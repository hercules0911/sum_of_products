==> flow/design.v <==
`timescale 1ns/1ns
module Adder #(parameter WIDTH = 8)(
    input [WIDTH-1:0] a,
    input [WIDTH-1:0] b,
    output [WIDTH:0] sum  
);
    assign sum = a + b;
endmodule
`timescale 1ns/1ns
module Level2 #(parameter WIDTH = 4)(
    input clk,
    input [WIDTH-1:0] data1, data2,
    input [WIDTH-1:0] coef1, coef2,
    output [2*WIDTH:0] out
);
    wire [WIDTH-1:0] q1, q2;
    wire [2*WIDTH-1:0] m1, m2;
    wire [2*WIDTH:0] sum;
    Register #(WIDTH) r1(clk, data1, q1);
    Register #(WIDTH) r2(clk, data2, q2);
    Multiplier #(WIDTH) mul1(q1, coef1, m1);
    Multiplier #(WIDTH) mul2(q2, coef2, m2);
    Adder #(2*WIDTH) add1(m1, m2, sum);
    assign out = sum;
endmodule
`timescale 1ns/1ns
module Multiplier #(parameter WIDTH = 4)(
    input [WIDTH-1:0] a,
    input [WIDTH-1:0] b,
    output [2*WIDTH-1:0] out
);
    assign out = a * b;
endmodule
`timescale 1ns/1ns
module Register #(parameter WIDTH = 4)(
    input clk,
    input [WIDTH-1:0] d,
    output reg [WIDTH-1:0] q
);
    always @(posedge clk)
        q <= d;
endmodule
`timescale 1ns/1ns
module TopLevel #(parameter WIDTH = 4)(
    input clk,
    input [WIDTH-1:0] d1, d2, d3, d4,
    input [WIDTH-1:0] c1, c2, c3, c4,
    output [2*WIDTH+1:0] final_out
);
wire [2*WIDTH:0] mid1, mid2;
Level2 #(WIDTH) l2a(clk, d1, d2, c1, c2, mid1);
Level2 #(WIDTH) l2b(clk, d3, d4, c3, c4, mid2);
Adder #(2*WIDTH+1) final_add (
    .a(mid1),
    .b(mid2),
    .sum(final_out)
);
endmodule
# --- Tool chain data of TopLevel ---
# The steps from the RTL of TopLevel to its reports follow in flow order.
# Line numbers count from 1 in the design file above.
# Operators carry their Yosys type and port widths (W data, S select, Z words).
# Library cell names are shortened.
design:
  design: "TopLevel"
  clock: "clk"
  cell_library: "sky130hd"
  lib_corner: "tt_025C_1v80"

# --- Elaborated design ---
# Counts by Yosys on the flattened word-level netlist (proc, flatten, opt, wreduce; memories kept). Register bits leave out memories and registers merged into their read ports (data or address); mux counts leave out enables and synchronous resets folded into registers. Print and check cells are left out. Cells with the same type and inputs are merged into one.
bits:
  word_cells: 11
  in_bits: 33
  out_inout_bits: 10
  regBits: 16
op_classes:
  n_addsub: 3
  mul: 4
op_table:
  columns: ["operator", "count"]
  rows:
  - ["$mul A4 B4 Y8", 4]
  - ["$add A8 B8 Y9", 2]
  - ["$add A9 B9 Y10", 1]

# --- Logic depth ---
# Depth = most cells in a row (Yosys ltp): at word level without a register or memory, in the mapped netlist without a sequential cell, where the memories' decode and read muxes count.
logic_depth:
  ltp_word: 3
  ABC_AREA: 0
  ltp_mapped: 18

# --- After synthesis ---
# The flow's flattened synthesis, as Yosys stat reports it; memories are mapped. The netlist is that of the ABC_AREA named above (0 if unset); the other value can give another one.
synth_totals:
  flip_flops: 16
  buffers: 0
  mapped_cells: 264
  yosys_area_um2: 2518.7
by_type:
  columns: ["cell", "count", "area_total_um2"]
  rows:
  - ["fa_1", 48, 960.922]
  - ["ha_1", 36, 450.432]
  - ["dfxtp_1", 16, 320.307]
  - ["inv_1", 77, 289.027]
  - ["and2_1", 39, 243.984]
  - ["nand2_1", 25, 93.84]
  - ["xnor2_1", 3, 26.275]
  - ["a21o_1", 3, 22.522]
  - ["xor2_1", 2, 17.517]
  - ["a21oi_1", 3, 15.014]
  - ["a221oi_2", 1, 15.014]
  - ["nor3_1", 2, 10.01]
  - ["a221oi_1", 1, 8.758]
  - ["nand3b_1", 1, 7.507]
  - ["nor2_1", 2, 7.507]
  - ["o21a_1", 1, 7.507]
  - ["and3_1", 1, 6.256]
  - ["nor2b_1", 1, 6.256]
# Not listed: further types 2, cells in them 2.
# By module: a second synthesis without flattening, with its own total; a netlist apart from the flattened one above.
unflattened:
  hier_cells: 348
  hier_area_um2: 3128.0
# Rows give one instance, submodules left out.
by_module:
  columns: ["mod", "cells", "mod_area_um2", "mod_seq_area_um2", "n_inst"]
  rows:
  - ["Multiplier (WIDTH=4)", 51, 447.9, 0.0, 4]
  - ["Adder (WIDTH=8)", 43, 334.1, 0.0, 2]
  - ["Adder (WIDTH=9)", 42, 347.8, 0.0, 1]
  - ["Register (WIDTH=4)", 4, 80.1, 80.1, 4]
  - ["Level2 (WIDTH=4)", 0, 0.0, 0.0, 2]
  - ["TopLevel", 0, 0.0, 0.0, 1]

# --- Timing after synthesis ---
# Path of least setup slack by OpenSTA after synthesis, without wires, with an ideal clock, recovery checks aside; 20% of the period is set as input and as output delay. Where synthesis merged equal registers, the netlist keeps one of their names.
synth_timing:
  path_kind: "in2out"
  start: "input port c2[2]"
  end: "output port final_out[9]"
  path_buffers: 0
  tclk_ps: 7840
  required_time_ps: 6272
  arrival_time_ps: 5946
  delay_ps: 4378
  setup_slack_ps: 326
  stages: 16
  period_less_setup_slack_ps: 7514
# "delay_ps" = arrival - input delay + setup time.
# A path that ends at an output port has no setup time.
# "stages" counts driving pins, that of a launching flip-flop among them; a cell with two outputs on the path counts twice.
# "period_less_setup_slack_ps" = period - worst setup slack (recovery checks aside). The figure is calculated, with input and output delays left at 20% of the set period.
# Between the ends stands the longest chain of elaborated cells between them, by number of cells; it is not shown to be the way that was timed. Of several equally long chains one is given.
# A line is the first line of the expression or statement that the cell stems from. Yosys adds cells for indexed reads and writes and turns some case tables into memories.
synth_between:
  path_cell_list: "and2_1 > fa_1 > inv_1 > fa_1 > inv_1 > fa_1 > fa_1 > inv_1 > fa_1 > fa_1 > inv_1 > ha_1 > and3_1 > a221oi_2 > a21oi_1 > xor2_1"
  elab_chain_len: 3
  cone_cells: 3
  lines_between: 2
synth_rtl:
  columns: ["item", "line", "rtl"]
  rows:
  - ["from (decl)", 47, "input [WIDTH-1:0] c1, c2, c3, c4,"]
  - ["$mul A4 B4 Y8", 32, "assign out = a * b;"]
  - ["$add A8 B8 Y9", 7, "assign sum = a + b;"]
  - ["$add A9 B9 Y10", 7, null]
  - ["to (decl)", 48, "output [2*WIDTH+1:0] final_out"]

# --- Path in the finished layout ---
# From the final timing report of flow run 2: the path of least setup slack in the routed layout; clock arrival at registers is part of the times.
# The report prints the path's times to 10 ps; the period is as set.
layout_timing:
  path_kind: "in2out"
  start: "input port c2[3]"
  end: "output port final_out[7]"
  arrival_time_ps: 6260
  required_time_ps: 7020
  tclk_ps: 8770
  stages: 18
  setup_slack_ps: 750
  path_buffers: 3
# Between the ends stands the longest chain of elaborated cells between them, by number of cells; it is not shown to be the way that was timed. Of several equally long chains one is given.
layout_between:
  path_cell_list: "buf_8 > and2_4 > fa_1 > inv_2 > fa_2 > inv_2 > fa_1 > fa_2 > inv_2 > fa_2 > fa_1 > inv_2 > ha_4 > a21o_1 > a221oi_4 > buf_4 > xnor2_1 > buf_2"
  elab_chain_len: 3
  cone_cells: 3
  lines_between: 2
layout_rtl:
  columns: ["item", "line", "rtl"]
  rows:
  - ["from (decl)", 47, "input [WIDTH-1:0] c1, c2, c3, c4,"]
  - ["$mul A4 B4 Y8", 32, "assign out = a * b;"]
  - ["$add A8 B8 Y9", 7, "assign sum = a + b;"]
  - ["$add A9 B9 Y10", 7, null]
  - ["to (decl)", 48, "output [2*WIDTH+1:0] final_out"]

Data sheet: physical implementation of TopLevel

Record of 2 stored runs of the RTL-to-layout flow on TopLevel, platform sky130hd. The runs are unordered. Constraints: input delay and output delay 20% of the set period each, output load 0.01 pF.
"period_reached_ps" = clock period - worst setup slack. The figure is calculated, with input and output delays left at 20% of the set period.
By "fin_power_uw" is meant OpenSTA's value without simulated activity: inputs other than the clock are taken to toggle once in ten clock periods, and the tool carries that through the logic.

--- flow run 1 ---
==> flow/run.sh <==
#!/bin/bash
# the make line also repeats the synthesis and layout settings of config.mk as NAME=value (left out here)
make -C /OpenROAD-flow-scripts/flow DESIGN_CONFIG=/design/flow/config.mk WORK_HOME=/design/flow/orfs CLKGATE_MAP_FILE= finish
==> flow/config.mk <==
export PLATFORM = sky130hd
export DESIGN_NAME = TopLevel
export DESIGN_NICKNAME = TopLevel
export VERILOG_FILES = /design/flow/design.v
export SDC_FILE = /design/flow/constraint.sdc
export NUM_CORES = 4
export LEC_CHECK = 0
export CAP_MARGIN = 30
export CELL_PAD_IN_SITES_DETAIL_PLACEMENT = 2
export CORE_ASPECT_RATIO = 0.63
export CORE_MARGIN = 2
export CORE_UTILIZATION = 66
export CTS_CLUSTER_DIAMETER = 235
export CTS_CLUSTER_SIZE = 75
export GPL_ROUTABILITY_DRIVEN = 0
export GPL_TIMING_DRIVEN = 0
export SETUP_SLACK_MARGIN = 0.33
export SLEW_MARGIN = 10
==> flow/constraint.sdc <==
create_clock -name core_clock -period 5.79 [get_ports {clk}]
set_input_delay 1.1580 -clock core_clock [delete_from_list [all_inputs] [get_ports {clk}]]
set_output_delay 1.1580 -clock core_clock [all_outputs]
set_load 0.01 [all_outputs]

==> results, as YAML <==
outcome: "stopped before the end: placement reported DPL-0033"

--- flow run 2 ---
==> flow/run.sh <==
#!/bin/bash
# the make line also repeats the synthesis and layout settings of config.mk as NAME=value (left out here)
make -C /OpenROAD-flow-scripts/flow DESIGN_CONFIG=/design/flow/config.mk WORK_HOME=/design/flow/orfs CLKGATE_MAP_FILE= finish
==> flow/config.mk <==
export PLATFORM = sky130hd
export DESIGN_NAME = TopLevel
export DESIGN_NICKNAME = TopLevel
export VERILOG_FILES = /design/flow/design.v
export SDC_FILE = /design/flow/constraint.sdc
export NUM_CORES = 4
export LEC_CHECK = 0
export ABC_AREA = 0
export CAP_MARGIN = 20
export CELL_PAD_IN_SITES_GLOBAL_PLACEMENT = 2
export CORE_MARGIN = 2
export CORE_UTILIZATION = 47
export CTS_CLUSTER_DIAMETER = 96
export CTS_CLUSTER_SIZE = 34
export MIN_ROUTING_LAYER = met1
export PLACE_DENSITY_LB_ADDON = 0.01
export SETUP_SLACK_MARGIN = 2.46
export SLEW_MARGIN = 20
==> flow/constraint.sdc <==
create_clock -name core_clock -period 8.77 [get_ports {clk}]
set_input_delay 1.7540 -clock core_clock [delete_from_list [all_inputs] [get_ports {clk}]]
set_output_delay 1.7540 -clock core_clock [all_outputs]
set_load 0.01 [all_outputs]

==> results, as YAML <==
results:
  fin_ws_ps: 751
  fin_power_uw: 1441
  period_reached_ps: 8019
  ys_area_um2: 2518.7
  finalUtil_pct: 65.6
  die_area_um2: 5960.6
  tns_setup_ps: 0
